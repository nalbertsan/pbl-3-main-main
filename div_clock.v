==> flow/design.v <==
module div_clock (
  input clk, 
  input reset,
  output reg [14:0] count 
);
  reg [14:0] next_count;
  always @(posedge clk or posedge reset) begin
    if (reset) begin
      count <= 15'b000000000000000;
    end else begin
      count <= next_count;
    end
  end
  always @* begin
    if (count == 15'b111111111111111) begin
      next_count = 15'b000000000000000; 
    end else begin
      next_count = count + 1; 
    end
  end
endmodule
Tool chain data of div_clock
Tool output for the design above, in the order of the flow.
Lines are those of the file above, counted from 1.
Library cell names are shortened.
A cell with - has no value.
- top: div_clock
- clock input: clk
- standard-cell library: sky130hd
- timing corner: tt_025C_1v80

Word-level counts
Counts by Yosys on the flattened word-level netlist (proc, flatten, opt, wreduce; memories kept). Register bits leave out memories and registers merged into their read ports (data or address); mux counts leave out enables and synchronous resets folded into registers. Print and check cells are left out. Cells with the same type and inputs are merged into one.
- add/subtract/negate cells at 1
- eq/ne operators: 1
- muxes and demuxes at 1
- operators with widths (operator ; number):
    15-bit by 1-bit adder with 15-bit output with constant B ; 1
    15-bit equality test with constant B ; 1
    15-bit two-way mux ; 1
- bits in registers at 15
- output and inout port bits at 15

Logic depth
Longest topological path by Yosys (ltp), each cell counted once; first at word level (registers and memories cut), then after technology mapping (sequential cells cut; the memories' decode and read muxes count).
- noted depth after elaboration: 2
- noted ABC_AREA: 0
- noted mapped depth: 6
- depth with buffers taken out: 5

Mapped cells and area
The flow's flattened synthesis, as Yosys stat reports it; memories are mapped. The netlist is that of the ABC_AREA named above (0 if unset); the other value can give another one.
- cells by type (cell ; number ; area in all (µm²)):
    dfrtp_1 ; 15 ; 375.36
    xor2_1 ; 8 ; 70.067
    and3_1 ; 7 ; 43.792
    xnor2_1 ; 4 ; 35.034
    nor2_1 ; 7 ; 26.275
    nand2_1 ; 5 ; 18.768
    nor3_4 ; 1 ; 16.266
    nand3_1 ; 3 ; 15.014
    ha_1 ; 1 ; 12.512
    nand4_1 ; 2 ; 12.512
    buf_6 ; 1 ; 11.261
    and4_2 ; 1 ; 10.01
    nand3_2 ; 1 ; 10.01
    and4_1 ; 1 ; 8.758
    o22a_1 ; 1 ; 8.758
    nor2b_1 ; 1 ; 6.256
    a21oi_1 ; 1 ; 5.005
    buf_2 ; 1 ; 5.005
    inv_1 ; 1 ; 3.754
- cell count at 62
- noted cell area after synthesis: 694.4 µm²
- sequential part of the area at 375.4 µm²
- flip-flop cells at 15
- noted buffer cells: 2

Worst setup path after synthesis
Source: OpenSTA report_checks on the synthesized netlist (no wires, ideal clock, input and output delay 20% of the period each), path of least setup slack; recovery checks are left aside. Register names are those of the netlist, which keeps one name where synthesis merged equal registers.
- path type: reg2reg
- start point: register count[0]
- end point: register count[3]
- period at 2600 ps
- library setup time at 119 ps
- data arrival time at 1308 ps
- noted slack: 1173 ps
- path delay at 1427 ps
- driving pins on the path: 7
- noted synthesis period reached: 1427 ps
"path delay" is the arrival time less input delay plus setup time.
"driving pins on the path": output pins that drive a net of the path, with the launching flip-flop's if there is one; two outputs of one cell count as two.
"synthesis period reached" = period - worst setup slack (recovery checks aside). The figure is calculated, with input and output delays left at 20% of the set period.
The rows between start and end are the longest chain of elaborated cells between them; the timing report does not say that the signal goes this way. Where chains are equally long, one stands for them.
A line is the first line of the expression or statement that the cell stems from. Yosys adds cells for indexed reads and writes and turns some case tables into memories.
- cells stage by stage: dfrtp_1 ha_1 nand2_1 nor3_4 and3_1 buf_6 nor2_1
- length of the longest elaborated chain at 2
- elaborated cells between the ends (all ways) at 3
- RTL lines with such cells at 2
- those cells by class: add/sub: 1; eq/ne: 1; mux: 1
- RTL lines, path post-synthesis (what ; RTL line ; RTL):
    start, declared ; 4 ; output reg [14:0] count
    start, assigned ; 9 ; count <= 15'b000000000000000;
    start, assigned ; 11 ; count <= next_count;
    15-bit by 1-bit adder with 15-bit output ; 18 ; next_count = count + 1;
    15-bit two-way mux ; 15 ; if (count == 15'b111111111111111) begin
    end, assigned ; 9 ;
    end, assigned ; 11 ;
    end, declared ; 4 ;

Worst path after layout
From the final timing report of flow run B: the path of least setup slack in the routed layout; clock arrival at registers is part of the times.
The report prints the path's times to 10 ps; the period is as set.
- path type: reg2out
- start point: register count[14]
- end point: output count[14]
- period at 1610 ps
- noted external output delay: 320 ps
- data arrival time at 1230 ps
- noted slack: 60 ps
- driving pins on the path: 2
- cells stage by stage: dfrtp_1 clkdlybuf4s50_1
- length of the longest elaborated chain at 0
- elaborated cells between the ends (all ways) at 0
- RTL lines with such cells at 0
- RTL lines, path post-layout (what ; RTL line ; RTL):
    start, declared ; 4 ; output reg [14:0] count
    start, assigned ; 9 ; count <= 15'b000000000000000;
    start, assigned ; 11 ; count <= next_count;
    end, declared ; 4 ;

Measured results for div_clock: 2 stored runs of the Yosys and OpenROAD flow on sky130hd. The settings differ; the order carries no meaning. The constraints put input and output delay at 20% of the set period each and load the outputs with 0.01 pF.
By "clock period reached" is meant the clock period of the run minus its worst setup slack. This is arithmetic on one report: input and output delays are still those of the set period (20% each).
By "worst path time" is meant the share of the clock period that the worst setup path is allowed (20% is reserved at inputs, 20% at outputs), minus its slack. Clock arrival times at its registers enter into it.
"overall power" is the tool's figure for a default switching activity; nothing was simulated.
"worst path time" is given in steps of 10 ps.

Flow run A
Settings were period_ns = 1.3; CORE_UTILIZATION = 67; PLACE_DENSITY = 0.71; CORE_ASPECT_RATIO = 1.29; CELL_PAD_IN_SITES_GLOBAL_PLACEMENT = 3; CELL_PAD_IN_SITES_DETAIL_PLACEMENT = 2; CTS_CLUSTER_DIAMETER = 148; CAP_MARGIN = 25; MAX_ROUTING_LAYER = met4; CORE_MARGIN = 2; SLEW_MARGIN = 20
- did not finish, floorplanning stopped with PDN-0185

Flow run B
Settings were period_ns = 1.61; CORE_UTILIZATION = 41; CAP_MARGIN = 20; CORE_MARGIN = 2; SLEW_MARGIN = 20
- clock period reached: 1552 ps
- noted the worst path time: 1230 ps
- worst setup path kind: reg2out
- full die area: 2039.0 µm²
- noted the setup slack of the worst path: 58 ps
- synthesized cell area at 694.4 µm²
- standard-cell area after layout: 958.4 µm²
- overall power at 0.0005989 W
- post-layout utilization at 62.2 %
